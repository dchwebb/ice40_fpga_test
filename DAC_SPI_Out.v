==> flow/design.v <==
module DAC_SPI_Out
	#(parameter CLOCK_COUNT = 4'd5)			 
	(
		input wire i_Clock,
		input wire i_Reset,
		input wire [23:0] i_Data,
		input wire i_Send,
		output reg o_SPI_CS,
		output wire o_SPI_Clock,
		output reg o_SPI_Data,
		output reg o_Ready,
		output reg testdac
	);
	reg [0:23] r_Data_To_Send;
	reg [4:0] Current_Bit = 1'b0;
	reg Clock_Counter = 1'b0;
	reg [4:0] SM_DAC_Out = 4'd0;
	localparam sm_idle = 4'b0001;
	localparam sm_sending = 4'b0010;
	localparam sm_sent = 4'b0100;
	localparam sm_cs_pulse = 4'b1000;
	reg init = 1'b0;
	assign o_SPI_Clock = SM_DAC_Out == sm_idle || SM_DAC_Out == sm_cs_pulse || Current_Bit == 1'b0 ? 1'b1 : ~Clock_Counter;
	always @(posedge i_Clock) begin
		if (i_Reset) begin
			o_SPI_CS <= 1'b1;
			o_SPI_Data <= 1'b0;
			Clock_Counter <= 1'b0;
			o_Ready <= 1'b1;
			SM_DAC_Out <= sm_idle;
			init <= 1'b1;
		end
		else begin		 
			Clock_Counter <= ~Clock_Counter;
			if (i_Send) begin
				o_Ready <= 1'b0;
			end
			if (Clock_Counter) begin
				case (SM_DAC_Out)
					sm_idle:
						begin
							testdac <= ~testdac;
							o_Ready <= 1'b1;
							if (i_Send) begin
								o_Ready <= 1'b0;
								o_SPI_CS <= 1'b0;
								r_Data_To_Send <= i_Data;
								Current_Bit <= 1'b0;
								SM_DAC_Out <= sm_sending;
							end
						end
					sm_sending:
						begin
							if (Current_Bit == 23)
								SM_DAC_Out <= sm_sent;
							o_SPI_Data <= r_Data_To_Send[Current_Bit];
							Current_Bit <= Current_Bit + 1'b1;
						end
					sm_sent:
						begin
							o_SPI_CS <= 1'b1;
							o_SPI_Data <= 1'b0;
							SM_DAC_Out <= sm_cs_pulse;
						end
					sm_cs_pulse:
						begin
							o_Ready <= 1'b1;
							SM_DAC_Out <= sm_idle;
						end
					default:
						SM_DAC_Out <= sm_idle;
				endcase
			end
		end
	end
endmodule
# Reports on DAC_SPI_Out
# Tool output for the design above, in the order of the flow.
# Line numbers count from 1 in the design file above.
# Operators: Yosys type, input widths -> output width; for muxes data width and select width s.
# Cell names lack the library's common part.
# Not given: n/a
# inputs
top,DAC_SPI_Out
clock_port,i_Clock
lib,sky130hd
pvt_corner,tt_025C_1v80

# After elaboration
# Counts by Yosys on the flattened word-level netlist (proc, flatten, opt, wreduce; memories kept). Register bits leave out memories and registers merged into their read ports (data or address). Print and check cells are left out.
# bits
regBits,39
output_inout_bits,5
wordCells,48
# classes
muxes,13
addsub,2
shift,1
logic,3
n_reduce_logical,12
n_eq,9
# op_table
cell,n
$shiftx 24x6->1,1
$pmux 5 s3,1
$mux 5,3
$eq 5x1->1 const B,2
$eq 5x4->1 const B,2
$pmux 5 s2,1
$reduce_and 3->1,3
$reduce_and 4->1,2
$reduce_bool 2->1,3
$sub 5x5->6 const A,1
$pmux 1 s2,3
$add 5x1->5 const B,1
$eq 5x2->1 const B,1
$eq 5x3->1 const B,1
$eq 5x5->1 const B,1
$logic_not 5->1,1
$mux 1,5
$ne 2x2->1 const B,2
$not 1->1,3
$logic_or 1x1->1,2
$reduce_and 2->1,1

# Logic depth
# Depth = most cells in a row (Yosys ltp): at word level without a register or memory, in the mapped netlist without a sequential cell, where the memories' decode and read muxes count.
# logic_depth
word_depth,4
abc_area,0
ltp_mapped,5
ltp_nobuf,5

# After synthesis
# The flow's flattened synthesis, as Yosys stat reports it; memories are mapped. The netlist is that of the ABC_AREA named above (0 if unset); the other value can give another one.
# Totals and module areas in this step are rounded.
# types
type,n
edfxtp_1,30
dfxtp_1,8
mux4_1,6
ha_1,4
nor2_1,10
a21oi_1,6
inv_1,7
nor4b_1,3
mux4_2,1
nand3_1,4
xnor2_1,2
or4_1,2
nand2b_1,2
buf_6,1
clkbuf_1,3
nand2_1,3
a21bo_2,1
a41o_1,1
# Other cell types: 17; their cells: 18.
# mapped
area_um2,1700
cell_count,112
flip_flops,38

# Worst setup path after synthesis
# Source: OpenSTA report_checks on the synthesized netlist (no wires, ideal clock, input and output delay 20% of the period each), path of least setup slack; recovery checks are left aside. Register names are those of the netlist, which keeps one name where synthesis merged equal registers.
# synth_path
path_type,input to register
start,input port i_Reset
end,register r_Data_To_Send[0]
slack_ps,2292
clock_period_ps,4900
setup_time_ps,405
delay_ps,1628
required_time_ps,4495
driving_pins,2
arrival_time_ps,2203
in_delay_ps,980
synth_period_reached_ps,2608
# "delay_ps" is the arrival time less input delay plus setup time.
# "driving_pins": output pins that drive a net of the path, with the launching flip-flop's if there is one; two outputs of one cell count as two.
# "synth_period_reached_ps" = period - worst setup slack (recovery checks aside). The figure is calculated, with input and output delays left at 20% of the set period.
# The rows between start and end are the longest chain of elaborated cells between them; the timing report does not say that the signal goes this way. Where chains are equally long, one stands for them.
# Each line given opens the expression or statement behind the cell; cells for indexed reads and writes are added by Yosys, which also makes memories of some case tables.
# synth_between
path_cell_list,clkbuf_1 nor2_1
elab_chain_cells,2
# synth_lines
element,line_no,rtl
start: declaration,5,"input wire i_Reset,"
$not 1->1,n/a,
$reduce_and 4->1,n/a,
end: assignment,47,r_Data_To_Send <= i_Data;
end: declaration,14,reg [0:23] r_Data_To_Send;

# Worst path after layout
# From the final timing report of run 1: the path of least setup slack in the routed layout; clock arrival at registers is part of the times.
# The path's times are printed in steps of 10 ps; the period is the one set.
# layout_path
path_type,register to output
start,register Current_Bit[0]
end,output port o_SPI_Clock
required_time_ps,3560
driving_pins,6
arrival_time_ps,2300
slack_ps,1260
clock_period_ps,4450
# The rows between start and end are the longest chain of elaborated cells between them; the timing report does not say that the signal goes this way. Where chains are equally long, one stands for them.
# layout_between
path_cell_list,edfxtp_1 inv_1 ha_1 nor4b_1 or4_1 clkdlybuf4s50_1
elab_chain_cells,3
# layout_lines
element,line_no,rtl
start: declaration,15,reg [4:0] Current_Bit = 1'b0;
start: assignment,48,Current_Bit <= 1'b0;
start: assignment,57,Current_Bit <= Current_Bit + 1'b1;
$logic_not 5->1,23,assign o_SPI_Clock = SM_DAC_Out == sm_idle || SM_DAC_Out == sm_cs_pulse || Current_Bit == 1'b0 ? 1'b1 : ~Clock ...
$logic_or 1x1->1,23,
$mux 1,23,
end: declaration,9,"output wire o_SPI_Clock,"

# Design DAC_SPI_Out on sky130hd. What follows are 2 stored runs of the flow, each under its own settings; their order means nothing. The constraints put input and output delay at 20% of the set period each and load the outputs with 0.01 pF.
# "achievedPeriod_ps" is the run's clock period less its worst setup slack. It is reckoned from that one timing run; input and output delays stay at 20% of the period that was set.
# "worst_setup_path_time_ps": the worst setup path's part of the clock period (all of it between registers, 20% less for each end at a port) less its slack. A launch clock that arrives late makes it longer, a capture clock that arrives late makes it shorter.
# By "final_power_mw" is meant OpenSTA's value without simulated activity: inputs other than the clock are taken to toggle once in ten clock periods, and the tool carries that through the logic.
# "worst_setup_path_time_ps" is given in steps of 10 ps.
# The results are shown rounded.
# A setting shown as - is not set for that run.
run,period_ns,CORE_UTILIZATION,SETUP_SLACK_MARGIN,PLACE_DENSITY,TNS_END_PERCENT,CTS_CLUSTER_SIZE,CAP_MARGIN,CORE_MARGIN,SLEW_MARGIN,design_die_area_um2,worst_setup_path_time_ps,worst_path_kind,layout_stdcell_area_um2,final_hold_ws_ps,worstSetupSlack_ps,final_setup_tns_ps,final_util_pct,final_power_mw,ys_area_um2,achievedPeriod_ps
run 1,4.45,51,-0.29,0.75,80,42,30,2,20,3700,2300,register to output,2100,510,1300,0,67,0.64,1700,3185
run 2,3.24,40,-,-,-,-,20,2,20,4700,2070,register to output,2100,510,520,0,53,0.95,1700,2717
